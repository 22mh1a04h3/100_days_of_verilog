==> flow/design.v <==
module dpr#(parameter data_w=8,data_d=32,add_w=8)
(input clk,rst,
input [data_w-1:0]din1,din2,
input [add_w-1:0]add1,add2,
input we1,we2, 
output reg [data_w-1:0]dout1,dout2);
integer i;
reg [data_w-1:0]mem[data_d-1:0];
always@(posedge clk)
begin
if(rst)
for(i=0;i<data_d;i=i+1)
begin
mem[i]=0;
end
end
always@(posedge clk)
begin
if(we1)
mem[add1]<=din1;
else
dout1<=mem[add1];
end
always@(posedge clk)
begin
if(we2)
mem[add2]<=din2;
else
dout2<=mem[add2];
end
endmodule
==> Reports on dpr <==
The steps from the RTL of dpr to its reports follow in flow order.
Lines are those of the file above, counted from 1.
Cell names lack the library's common part.
{ "design": {"design": "dpr", "clk_port": "clk", "cell_library": "sky130hd", "corner": "tt_025C_1v80"} }

==> After elaboration <==
Counts by Yosys on the flattened word-level netlist (proc, flatten, opt, wreduce; memories kept). Register bits leave out memories and registers merged into their read ports (data or address); mux counts leave out enables and synchronous resets folded into registers. Print and check cells are left out. Cells with the same type and inputs are merged into one.
Memory sizes are those after Yosys's memory passes, which may raise the word count (mostly to a power of two), join words into wider ones and drop unused or constant bits.
{ "bits": {"ff_bits": 0, "mem_bits_rw": 256, "memories": 1, "word_cells": 10} }
{ "classes": {"n_mux": 7, "reduce_logical": 2} }
{ "mem_list": {"columns": ["name", "words", "width", "line_no", "source"], "rows": [
  ["mem", 32, 8, 8, "reg [data_w-1:0]mem[data_d-1:0];"]
]} }
{ "op_table": {"columns": ["cell", "count"], "rows": [
  ["8-bit two-way mux", 2],
  ["5-bit two-way mux", 2],
  ["1-bit two-way mux", 3],
  ["1-bit logical NOT", 2]
]} }

==> Depth <==
Longest topological path by Yosys (ltp), each cell counted once; first at word level (registers and memories cut), then after technology mapping (sequential cells cut; the memories' decode and read muxes count).
{ "depth": {"word_depth": 1, "abc_area": 0, "ltp_mapped": 7} }

==> Netlist <==
Source: synth_stat.txt of the flow (Yosys; design flattened, memories mapped). It holds for the ABC_AREA given above (unset counts as 0); a run with the other value may have another netlist.
{ "synth_totals": {"cell_count": 2090, "synth_area_mm2": 0.0163632, "ff_cells": 272, "buffers": 198} }
{ "types": {"columns": ["cell", "count", "type_area_um2"], "rows": [
  ["dfxtp_1", 256, 5.12E+03],
  ["mux2i_1", 256, 2.56E+03],
  ["a311oi_1", 256, 2242.15],
  ["nand2_1", 573, 2.15E+03],
  ["nor2_1", 270, 1.01E+03],
  ["o22ai_1", 128, 800.768],
  ["edfxtp_1", 16, 480.461],
  ["buf_2", 78, 390.374],
  ["clkbuf_1", 97, 364.099],
  ["nor4_1", 32, 200.192],
  ["nor3_4", 6, 97.594],
  ["nand4bb_1", 8, 90.086],
  ["nand3_1", 17, 85.082],
  ["nand4b_1", 8, 70.067],
  ["nor3_2", 7, 70.067],
  ["and3b_1", 7, 61.309],
  ["buf_4", 7, 52.55],
  ["and3_1", 8, 50.048]
]} }
Not listed: further types 22, cells in them 60.

==> Timing after synthesis <==
OpenSTA on the mapped netlist: ideal clock, no wires. The path of least setup slack (recovery checks aside). Input and output delay are each 20% of the period. Register names are those of the netlist, which keeps one name where synthesis merged equal registers.
{ "synth_timing": {"kind": "input -> register", "start": "in add2[1]", "end": "reg dout2[7]", "clock_period_ns": 2.72, "setup_ns": 0.263, "t_first_pin_ns": 0.544, "arrival_ns": 1.812, "t_required_ns": 2.457, "slack_ns": 0.645, "path_delay_ns": 1.531, "stages": 7, "path_buffers": 3, "period_less_setup_slack_ns": 2.075} }
"path_delay_ns" is the arrival time less input delay plus setup time.
"stages": output pins that drive a net of the path, with the launching flip-flop's if there is one; two outputs of one cell count as two.
"period_less_setup_slack_ns" is the clock period less the worst setup slack; recovery checks do not enter. This is arithmetic on one report: input and output delays are still those of the set period (20% each).
{ "synth_via": {"cell_sequence": "buf_4 > clkbuf_1 > buf_2 > mux2i_1 > o22ai_1 > nor4_1 > nand2_1"} }
{ "synth_rtl": {"columns": ["item", "line_no", "source"], "rows": [
  ["from (decl)", 4, "input [add_w-1:0]add1,add2,"],
  ["to (decl)", 6, "output reg [data_w-1:0]dout1,dout2);"]
]} }
No chain of elaborated cells between the ends is given.

==> Worst path after layout <==
From the final timing report of run 1: the path of least setup slack in the routed layout; clock arrival at registers is part of the times.
{ "layout_timing": {"kind": "register -> output", "start": "reg dout2[5]", "end": "out dout2[5]", "clock_period_ns": 1.2, "out_delay_ns": 0.24, "t_first_pin_ns": 0.57, "arrival_ns": 1.29, "t_required_ns": 0.96, "slack_ns": -0.33, "stages": 2, "path_buffers": 1} }
{ "layout_via": {"cell_sequence": "edfxtp_1 > buf_2", "elab_chain_len": 0, "cells_between": 0, "lines_between": 0} }
{ "layout_rtl": {"columns": ["item", "line_no", "source"], "rows": [
  ["from (decl)", 6, "output reg [data_w-1:0]dout1,dout2);"],
  ["to (decl)", 6, null]
]} }

--- measured runs ---
Top module dpr; platform sky130hd; tools Yosys and OpenROAD; 2 stored runs in no particular order. Input and output delays are each 20% of the period that was set; the output load is 0.01 pF.
"period achieved" means the clock period less the worst setup slack. The figure is calculated, with input and output delays left at 20% of the set period.
"worst path time": the worst setup path's part of the clock period (all of it between registers, 20% less for each end at a port) less its slack. A launch clock that arrives late makes it longer, a capture clock that arrives late makes it shorter.
"power consumption" is the tool's figure for a default switching activity; nothing was simulated.

==> run 1: settings <==
{ "period_ns": 1.2, "CORE_UTILIZATION": 23, "PLACE_DENSITY_LB_ADDON": 0.17, "CORE_MARGIN": 10, "CELL_PAD_IN_SITES_GLOBAL_PLACEMENT": 0, "ABC_AREA": 0, "SLEW_MARGIN": 25, "MAX_ROUTING_LAYER": "met5", "CAP_MARGIN": 20 }
==> run 1: results <==
utilization of the finished layout: 0.403
worst path time: 1.29 ns
worst path kind: register -> output
full die area: 0.0822141 mm^2
standard-cell area after layout: 0.0283322 mm^2
setup slack of the worst path: -0.334 ns
cell area after synthesis: 0.0163632 mm^2
lowest hold slack: 0.117 ns
period achieved: 1.534 ns
power consumption: 25.559 mW
total negative setup slack: -13.280 ns

==> run 2: settings <==
{ "period_ns": 1.61, "CORE_UTILIZATION": 51, "PLACE_DENSITY_LB_ADDON": 0.03, "CORE_MARGIN": 8, "GPL_TIMING_DRIVEN": 0, "MAX_ROUTING_LAYER": "met4", "CAP_MARGIN": 20, "SLEW_MARGIN": 20 }
==> run 2: results <==
utilization of the finished layout: 0.646
worst path time: 1.40 ns
worst path kind: input -> register
full die area: 0.0380718 mm^2
standard-cell area after layout: 0.020377 mm^2
setup slack of the worst path: -0.115 ns
cell area after synthesis: 0.0163632 mm^2
lowest hold slack: 0.342 ns
period achieved: 1.725 ns
power consumption: 16.522 mW
total negative setup slack: -1.387 ns
--- end ---
